==> flow/design.v <==
module comp(output eq, lt, gt, input [15:0] A, B);
assign eq = (A == B);
assign lt = (A < B);
assign gt = (A > B);
endmodule
module datapath(output eq,lt,gt, input ldA,ldB,sel1,sel2,sel_in,clk, input [15:0] data_in);
wire[15:0] Aout,Bout,subOut,X,Y,bus;
pipo A(
    .data_in(bus),
    .data_out(Aout),
    .ld(ldA),
    .clk(clk)
);
pipo B(
    .data_in(bus),
    .data_out(Bout),
    .ld(ldB),
    .clk(clk)
);
mux m1(
    .sel(sel1),
    .data_in1(Aout),
    .data_in2(Bout),
    .data_out(X)
);
mux m2(
    .sel(sel2),
    .data_in1(Aout),
    .data_in2(Bout),
    .data_out(Y)
);
mux m3(
    .sel(sel_in),
    .data_in1(data_in),
    .data_in2(subOut),
    .data_out(bus)
);
comp c1(
    .A(Aout),
    .B(Bout),
    .eq(eq),
    .lt(lt),
    .gt(gt)
);
subb sub(
    .A(X),
    .B(Y),
    .sub_out(subOut)
);
endmodule
module mux(output [15:0] data_out, input sel, input [15:0] data_in1, data_in2);
assign data_out = sel ? data_in2 : data_in1;
endmodule
module pipo(output reg [15:0] data_out, input [15:0] data_in, input ld, clk);
always @(posedge clk)
    if (ld)
        data_out <= data_in;
endmodule
module subb(output reg [15:0] sub_out, input [15:0] A, B);
always @(*)
    sub_out <= A - B;
endmodule
Step by step through the tools: datapath
The steps from the RTL of datapath to its reports follow in flow order.
Lines are those of the file above, counted from 1.
Operators carry their Yosys type and port widths (W data, S select, Z words).
Library cell names are shortened.
{"block": "setup", "top_module": "datapath", "clk_port": "clk", "library": "sky130hd", "pvt_corner": "tt_025C_1v80"}

Elaborated design
Counts by Yosys on the flattened word-level netlist (proc, flatten, opt, wreduce; memories kept). Register bits leave out memories and registers merged into their read ports (data or address); mux counts leave out enables and synchronous resets folded into registers. Print and check cells are left out. Cells with the same type and inputs are merged into one.
{"block": "op_classes", "add_sub_neg": 1, "n_mul": 0, "div_mod_pow": 0, "cmp": 2, "n_eq": 1, "shift": 0, "mux": 3, "n_logic": 0, "n_reduce_logical": 0}
{"block": "ops", "operator": "$mux W16", "n": 3}
{"block": "ops", "operator": "$sub A16 B16 Y16", "n": 1}
{"block": "ops", "operator": "$gt A16 B16 Y1", "n": 1}
{"block": "ops", "operator": "$lt A16 B16 Y1", "n": 1}
{"block": "ops", "operator": "$eq A16 B16 Y1", "n": 1}
{"block": "word_totals", "reg_bits": 32, "latch_bits": 0, "ramBits": 0, "mem_bits_ro": 0, "clocked_rd_ports_x_width": 0, "n_memories": 0, "input_bits": 22, "elab_cells": 9}

Logic depth
Yosys ltp: most cells in a row. Word level: on the elaborated netlist, between registers, memories and ports. Mapped: between sequential cells and ports; inverters and the memories' decode and read muxes count.
{"block": "logic_depth", "ltp_word": 3, "ABC_AREA": 0, "mapped_depth": 13}

Mapped cells and area
The flow's flattened synthesis, as Yosys stat reports it; memories are mapped. The netlist is that of the ABC_AREA named above (0 if unset); the other value can give another one.
Totals and module areas in this step are rounded.
{"block": "mapped", "mapped_cells": 242, "mapped_area_mm2": 0.00267, "sequential_area_mm2": 0.000961, "ffs": 32, "n_buf": 7}
{"block": "by_type", "cell": "edfxtp_1", "n": 32, "type_area_um2": 960.922}
{"block": "by_type", "cell": "ha_1", "n": 31, "type_area_um2": 387.872}
{"block": "by_type", "cell": "mux2_2", "n": 26, "type_area_um2": 292.781}
{"block": "by_type", "cell": "mux2i_1", "n": 15, "type_area_um2": 150.144}
{"block": "by_type", "cell": "xnor2_1", "n": 12, "type_area_um2": 105.101}
{"block": "by_type", "cell": "a21oi_1", "n": 17, "type_area_um2": 85.082}
{"block": "by_type", "cell": "inv_1", "n": 21, "type_area_um2": 78.826}
{"block": "by_type", "cell": "a21o_1", "n": 9, "type_area_um2": 67.565}
{"block": "by_type", "cell": "o21ai_0", "n": 8, "type_area_um2": 40.038}
{"block": "by_type", "cell": "nand4_1", "n": 6, "type_area_um2": 37.536}
{"block": "by_type", "cell": "xor2_1", "n": 4, "type_area_um2": 35.034}
{"block": "by_type", "cell": "a2111oi_4", "n": 1, "type_area_um2": 27.526}
{"block": "by_type", "cell": "nor2_1", "n": 7, "type_area_um2": 26.275}
{"block": "by_type", "cell": "a211oi_2", "n": 2, "type_area_um2": 25.024}
{"block": "by_type", "cell": "and2_1", "n": 4, "type_area_um2": 25.024}
{"block": "by_type", "cell": "a211oi_1", "n": 3, "type_area_um2": 22.522}
{"block": "by_type", "cell": "fa_1", "n": 1, "type_area_um2": 20.019}
{"block": "by_type", "cell": "clkbuf_1", "n": 5, "type_area_um2": 18.768}
Other cell types: 24; their cells: 38.
By module: a second synthesis without flattening, with its own total; a netlist apart from the flattened one above.
{"block": "hier_totals", "hier_cells": 274, "area_unflattened_mm2": 0.00297}
Rows give one instance, submodules left out.
{"block": "modules", "mod": "pipo", "instances": 2, "n_cells": 16, "mod_area_mm2": 0.00048}
{"block": "modules", "mod": "subb", "instances": 1, "n_cells": 130, "mod_area_mm2": 0.000852}
{"block": "modules", "mod": "mux", "instances": 3, "n_cells": 18, "mod_area_mm2": 0.000249}
{"block": "modules", "mod": "comp", "instances": 1, "n_cells": 58, "mod_area_mm2": 0.000413}
{"block": "modules", "mod": "datapath", "instances": 1, "n_cells": 0, "mod_area_mm2": 0}

Worst setup path after synthesis
Source: OpenSTA report_checks on the synthesized netlist (no wires, ideal clock, input and output delay 20% of the period each), path of least setup slack; recovery checks are left aside. Register names are those of the netlist, which keeps one name where synthesis merged equal registers.
{"block": "synth_timing", "kind": "input-to-reg", "start": "input sel2", "end": "register A.data_out[12]", "tclk_ps": 5820, "input_delay_ps": 1164, "setup_ps": 262, "arrival_time_ps": 3831, "t_required_ps": 5558, "setup_slack_ps": 1726, "path_delay_ps": 2929, "stages": 13, "n_path_buf": 2, "synth_period_reached_ps": 4094}
"path_delay_ps" = arrival - input delay + setup time.
"stages": output pins that drive a net of the path, with the launching flip-flop's if there is one; two outputs of one cell count as two.
"synth_period_reached_ps" is the clock period less the worst setup slack; recovery checks do not enter. This is arithmetic on one report: input and output delays are still those of the set period (20% each).
The rows between start and end are the longest chain of elaborated cells between them; the timing report does not say that the signal goes this way. Where chains are equally long, one stands for them.
Each line given opens the expression or statement behind the cell; cells for indexed reads and writes are added by Yosys, which also makes memories of some case tables.
{"block": "synth_between", "path_cell_list": "clkbuf_1 -> clkbuf_1 -> nand2_1 -> o21ai_0 -> ha_1 -> inv_1 -> fa_1 -> a21oi_1 -> o211ai_1 -> a31oi_1 -> o21ai_1 -> xor2_1 -> mux2_2", "elab_chain_cells": 3, "cone_cells": 3, "cone_lines": 2}
{"block": "synth_rtl", "item": "start: declaration", "line_no": 6, "source": "module datapath(output eq,lt,gt, input ldA,ldB,sel1,sel2,sel_in,clk, input [15:0] data_in);"}
{"block": "synth_rtl", "item": "$mux W16", "line_no": 52, "source": "assign data_out = sel ? data_in2 : data_in1;"}
{"block": "synth_rtl", "item": "$sub A16 B16 Y16", "line_no": 61, "source": "sub_out <= A - B;"}
{"block": "synth_rtl", "item": "$mux W16", "line_no": 52}
{"block": "synth_rtl", "item": "end: assignment", "line_no": 57, "source": "data_out <= data_in;"}
{"block": "synth_rtl", "item": "end: declaration", "line_no": 54, "source": "module pipo(output reg [15:0] data_out, input [15:0] data_in, input ld, clk);"}

Timing after layout
Path of least setup slack in the final report of flow run A (OpenROAD, finished layout, wires in). Where an end is a register, its clock arrival counts in the times.
The path's times are printed in steps of 10 ps; the period is the one set.
{"block": "layout_timing", "kind": "input-to-reg", "start": "input sel1", "end": "register A.data_out[14]", "tclk_ps": 7190, "input_delay_ps": 1440, "setup_ps": 250, "arrival_time_ps": 4790, "t_required_ps": 7220, "setup_slack_ps": 2420, "stages": 11, "n_path_buf": 1}
The rows between start and end are the longest chain of elaborated cells between them; the timing report does not say that the signal goes this way. Where chains are equally long, one stands for them.
{"block": "layout_between", "path_cell_list": "clkdlybuf4s50_1 -> mux2i_1 -> ha_1 -> inv_1 -> fa_1 -> a21oi_1 -> o211ai_1 -> a21oi_1 -> o21ai_0 -> xor2_1 -> mux2_2", "elab_chain_cells": 3, "cone_cells": 3, "cone_lines": 2}
{"block": "layout_rtl", "item": "start: declaration", "line_no": 6, "source": "module datapath(output eq,lt,gt, input ldA,ldB,sel1,sel2,sel_in,clk, input [15:0] data_in);"}
{"block": "layout_rtl", "item": "$mux W16", "line_no": 52, "source": "assign data_out = sel ? data_in2 : data_in1;"}
{"block": "layout_rtl", "item": "$sub A16 B16 Y16", "line_no": 61, "source": "sub_out <= A - B;"}
{"block": "layout_rtl", "item": "$mux W16", "line_no": 52}
{"block": "layout_rtl", "item": "end: assignment", "line_no": 57, "source": "data_out <= data_in;"}
{"block": "layout_rtl", "item": "end: declaration", "line_no": 54, "source": "module pipo(output reg [15:0] data_out, input [15:0] data_in, input ld, clk);"}

Record of 2 stored runs of the RTL-to-layout flow on datapath, platform sky130hd. The runs are unordered. Constraints: input delay and output delay 20% of the set period each, output load 0.01 pF.
By "timing.achieved_period_ps" is meant the clock period of the run minus its worst setup slack. This is arithmetic on one report: input and output delays are still those of the set period (20% each).
By "worst_path_ps" is meant the share of the clock period that the worst setup path is allowed (20% is reserved at inputs, 20% at outputs), minus its slack. Clock arrival times at its registers enter into it.
By "design_power_uw" is meant OpenSTA's value without simulated activity: inputs other than the clock are taken to toggle once in ten clock periods, and the tool carries that through the logic.
"worst_path_ps" is given in steps of 10 ps.
Measured values are rounded.

{"run": "flow run A", "settings": { "period_ns": 7.19, "CORE_UTILIZATION": 17, "SETUP_SLACK_MARGIN": 0.59, "PLACE_DENSITY_LB_ADDON": 0.27, "CELL_PAD_IN_SITES_DETAIL_PLACEMENT": 2, "TNS_END_PERCENT": 70, "GPL_ROUTABILITY_DRIVEN": 1, "CTS_CLUSTER_SIZE": 28, "CTS_CLUSTER_DIAMETER": 333, "CAP_MARGIN": 30, "MIN_ROUTING_LAYER": "met2", "MAX_ROUTING_LAYER": "met4", "CORE_MARGIN": 2, "SLEW_MARGIN": 20 }, "results": { "post_synth_area_mm2": 0.00267, "dieArea_mm2": 0.0167, "layout_stdcell_area_mm2": 0.00333, "post_route_util_frac": 0.218, "timing.setup.ws_ps": 2420, "setup_tns_ps": 0, "hold_worst_slack_ps": 914, "design_power_uw": 1810, "timing.achieved_period_ps": 4769, "worst_path_ps": 3330, "worst_setup_path_type": "input-to-reg" }}
{"run": "flow run B", "settings": { "period_ns": 5.61, "CORE_UTILIZATION": 65, "SETUP_SLACK_MARGIN": -0.53, "CORE_ASPECT_RATIO": 1.01, "CELL_PAD_IN_SITES_DETAIL_PLACEMENT": 1, "ABC_AREA": 1, "GPL_ROUTABILITY_DRIVEN": 1, "CTS_CLUSTER_DIAMETER": 277, "CAP_MARGIN": 5, "MIN_ROUTING_LAYER": "met1", "CORE_MARGIN": 2, "SLEW_MARGIN": 20 }, "outcome": "incomplete, placement halted on DPL-0033"}
